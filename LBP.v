==> flow/design.v <==
`timescale 1ns/10ps
module LBP (clk, reset, gray_addr, gray_req, gray_ready, gray_data, lbp_addr, lbp_valid, lbp_data, finish);
input clk;
input reset;
input gray_ready; 
input [7:0] gray_data;
output reg [13:0] gray_addr;  
output reg gray_req;  
output reg [13:0] lbp_addr;
output reg lbp_valid;
output [7:0] lbp_data;
output reg finish;
reg [1:0] grayad_count;
reg [7:0] buffer0 [0:2];
reg [7:0] buffer1 [0:2];
reg [7:0] buffer2 [0:2];
always @(posedge clk or posedge reset) begin  
    if(reset)
        gray_req <= 0;
    else if(gray_ready)
        gray_req <= 1;
    else 
        gray_req <= 0;
end
always @(posedge clk or posedge reset) begin  
    if(reset)
        gray_addr <= 0;
    else if(gray_req)
        case(grayad_count)
            2'b00:
                gray_addr <= gray_addr + 128;
            2'b01:
                gray_addr <= gray_addr + 128;
            2'b10:
                gray_addr <= gray_addr - 255;
        endcase
    else 
        gray_addr <= 0;
end
always @(posedge clk) begin  
    if(reset)
        grayad_count <= 0;
    else if(grayad_count == 2)
        grayad_count <= 0;
    else if(gray_req)
        grayad_count <= grayad_count + 1;
end
always @(posedge clk) begin  
    if (grayad_count == 0) begin
        buffer0[2] <= gray_data;
        buffer0[1] <= buffer0[2];
        buffer0[0] <= buffer0[1];
    end
end
always @(posedge clk) begin  
    if (grayad_count == 1) begin
        buffer1[2] <= gray_data;
        buffer1[1] <= buffer1[2];
        buffer1[0] <= buffer1[1];
    end
end
always @(posedge clk) begin  
    if (grayad_count == 2) begin
        buffer2[2] <= gray_data;
        buffer2[1] <= buffer2[2];
        buffer2[0] <= buffer2[1];
    end
end
assign lbp_data[0] = ((buffer0[0] < buffer1[1]) ? 0 : 1);
assign lbp_data[1] = ((buffer0[1] < buffer1[1]) ? 0 : 1);
assign lbp_data[2] = ((buffer0[2] < buffer1[1]) ? 0 : 1);
assign lbp_data[3] = ((buffer1[0] < buffer1[1]) ? 0 : 1);
assign lbp_data[4] = ((buffer1[2] < buffer1[1]) ? 0 : 1);
assign lbp_data[5] = ((buffer2[0] < buffer1[1]) ? 0 : 1);
assign lbp_data[6] = ((buffer2[1] < buffer1[1]) ? 0 : 1);
assign lbp_data[7] = ((buffer2[2] < buffer1[1]) ? 0 : 1);
always @(posedge clk or posedge reset) begin  
    if(reset)
        lbp_addr <= 126;
    else if(grayad_count == 2)
        lbp_addr <= lbp_addr + 1;
end
always @(posedge clk or posedge reset) begin  
    if(reset)
        lbp_valid <= 0;
    else if(grayad_count == 2 && lbp_addr % 128 != 126 && lbp_addr % 128 != 127)
        lbp_valid <= 1;
    else
        lbp_valid <= 0;
end
always @(posedge clk or posedge reset) begin  
    if(reset)
        finish <= 0;
    else if(lbp_addr == 16254)
        finish <= 1; 
    else
        finish <= 0;
end
endmodule
# From RTL to reports: LBP
# What the tools print for LBP, step after step.
# Lines are those of the file above, counted from 1.
# Operators carry their Yosys type and port widths (W data, S select, Z words).
# Cell names lack the library's common part.
# A cell with - has no value.
# inputs
design	LBP
clock_port	clk
library	sky130hd
lib_corner	tt_025C_1v80

# Word-level counts
# Source: Yosys, flattened and elaborated. Widths are those after wreduce. Registers that Yosys merges into a memory's read port (data or address) are not register bits. Print and check cells do not count. Equal cells are merged and count once.
# word_totals
regBits	105
inputBits	11
output_inout_bits	39
wordCells	51
# classes
add_sub_neg	4
n_cmp	8
n_eq	6
n_mux	13
reduce_logical	5
# op_table
operator	n
$lt A8 B8 Y1	8
$pmux W14 S2	1
$add A14 B1 Y14 const B	1
$eq A14 B14 Y1 const B	1
$add A14 B8 Y14 const B	1
$sub A14 B8 Y14 const B	1
$ne A7 B7 Y1 const B	2
$mux W14	1
$mux W1	11
$reduce_or A2 Y1	2
$ne A3 B2 Y1 const B	1
$logic_and A1 B1 Y1	2
$add A2 B1 Y2 const B	1
$eq A2 B1 Y1 const B	1
$eq A2 B2 Y1 const B	1
$logic_not A2 Y1	1

# Logic depth
# Depth = most cells in a row (Yosys ltp): at word level without a register or memory, in the mapped netlist without a sequential cell, where the memories' decode and read muxes count.
# logic_depth
word_depth	4
abc_area	0
depth_mapped	7
depth_no_buf	6

# Synthesis result
# Yosys stat after the flow's synthesis: flattened, memories mapped to cells. It holds for the ABC_AREA given above (unset counts as 0); a run with the other value may have another netlist.
# mapped
cells	382
yosys_area_um2	5092.4
seqArea_um2	2985.4
ffs	105
buf_cells	4
# by_type
type	n	type_area_um2
edfxtp_1	72	2.16E+03
ha_1	64	800.768
dfrtp_1	25	625.6
dfstp_2	6	157.651
xnor2_1	15	131.376
a21oi_1	22	110.106
nand2_1	24	90.086
nand3_1	16	80.077
nand2b_1	12	75.072
mux2i_1	7	70.067
o31a_1	8	70.067
a21o_1	9	67.565
a211oi_1	8	60.058
inv_1	16	60.058
nor2_1	16	60.058
o21ai_1	9	45.043
dfxtp_1	2	40.038
nand4_2	3	37.536
# Not listed: further types 26, cells in them 48.

# Path before layout
# Source: OpenSTA report_checks on the synthesized netlist (no wires, ideal clock, input and output delay 20% of the period each), path of least setup slack; recovery checks are left aside. Register names are those of the netlist, which keeps one name where synthesis merged equal registers.
# synth_timing
kind	register to output
startpoint	register buffer1[1][4]
endpoint	output lbp_data[0]
tclk_ns	4.5
output_delay_ns	0.900
launch_ns	0.000
arrival_ns	1.338
t_required_ns	3.600
path_slack_ns	2.262
delay_ns	1.338
driving_pins	7
n_path_buf	0
period_less_setup_slack_ns	2.238
# "delay_ns" is the arrival time less input delay plus setup time.
# At an output port there is no setup time.
# "driving_pins": output pins that drive a net of the path, with the launching flip-flop's if there is one; two outputs of one cell count as two.
# "period_less_setup_slack_ns" is the clock period less the worst setup slack; recovery checks do not enter. This is arithmetic on one report: input and output delays are still those of the set period (20% each).
# The rows between start and end are the longest chain of elaborated cells between them; the timing report does not say that the signal goes this way. Where chains are equally long, one stands for them.
# A line is the first line of the expression or statement that the cell stems from. Yosys adds cells for indexed reads and writes and turns some case tables into memories.
# synth_via
cell_sequence	edfxtp_1 > inv_1 > ha_1 > a21o_1 > a21oi_1 > o31a_1 > o21ai_1
elab_chain_cells	2
cells_between	2
cone_lines	1
classes_between	1 x compare; 1 x mux
# synth_rtl
element	line_no	source
start: declaration	15	reg [7:0] buffer1 [0:2];
start: assignment	58	buffer1[1] <= buffer1[2];
$lt A8 B8 Y1	69	assign lbp_data[0] = ((buffer0[0] < buffer1[1]) ? 0 : 1);
$mux W1	69
end: declaration	11	output [7:0] lbp_data;

# Worst path after layout
# Path of least setup slack in the final report of flow run A (OpenROAD, finished layout, wires in). Where an end is a register, its clock arrival counts in the times.
# layout_timing
kind	register to output
startpoint	register buffer1[1][4]
endpoint	output lbp_data[7]
tclk_ns	2.36
output_delay_ns	0.47
launch_ns	0.35
arrival_ns	1.94
t_required_ns	1.89
path_slack_ns	-0.05
driving_pins	9
n_path_buf	2
# The rows between start and end are the longest chain of elaborated cells between them; the timing report does not say that the signal goes this way. Where chains are equally long, one stands for them.
# layout_via
cell_sequence	edfxtp_1 > inv_2 > buf_12 > ha_4 > a21o_1 > a21oi_2 > o31a_1 > o21ai_1 > buf_2
elab_chain_cells	2
cells_between	2
cone_lines	1
classes_between	1 x compare; 1 x mux
# layout_rtl
element	line_no	source
start: declaration	15	reg [7:0] buffer1 [0:2];
start: assignment	58	buffer1[1] <= buffer1[2];
$lt A8 B8 Y1	76	assign lbp_data[7] = ((buffer2[2] < buffer1[1]) ? 0 : 1);
$mux W1	76
end: declaration	11	output [7:0] lbp_data;

# Settings and measured results of 2 stored flow runs for module LBP (sky130hd), not sorted in any way. The constraints put input and output delay at 20% of the set period each and load the outputs with 0.01 pF.
# "worst_path_allowed_less_slack_ns" = time allowed to the worst setup path (clock period - input delay - output delay, where it has them) - its slack; a late launch clock adds to it, a late capture clock takes from it.
# By "design_power_uw" is meant OpenSTA's value without simulated activity: inputs other than the clock are taken to toggle once in ten clock periods, and the tool carries that through the logic.
# Among the settings, n/a means not set for that run.
item,flow run A,flow run B
period_ns,2.36,2.66
CORE_UTILIZATION,49,43
SETUP_SLACK_MARGIN,-0.07,n/a
PLACE_DENSITY,0.52,n/a
CORE_MARGIN,4,2
CELL_PAD_IN_SITES_GLOBAL_PLACEMENT,2,n/a
CAP_MARGIN,10,20
SLEW_MARGIN,5,20
MIN_ROUTING_LAYER,met1,n/a
MAX_ROUTING_LAYER,met4,n/a
post_synth_area_um2,5092.4,5092.4
worst_setup_slack_ns,-0.051,-0.185
design_power_uw,4643,4317
worst_path_allowed_less_slack_ns,1.94,2.31
worstPathKind,register to output,register to output
tns_setup_ns,-0.164,-0.948
layout_stdcell_area_um2,6169.7,6120.9
design_die_area_um2,12087.9,12729.5
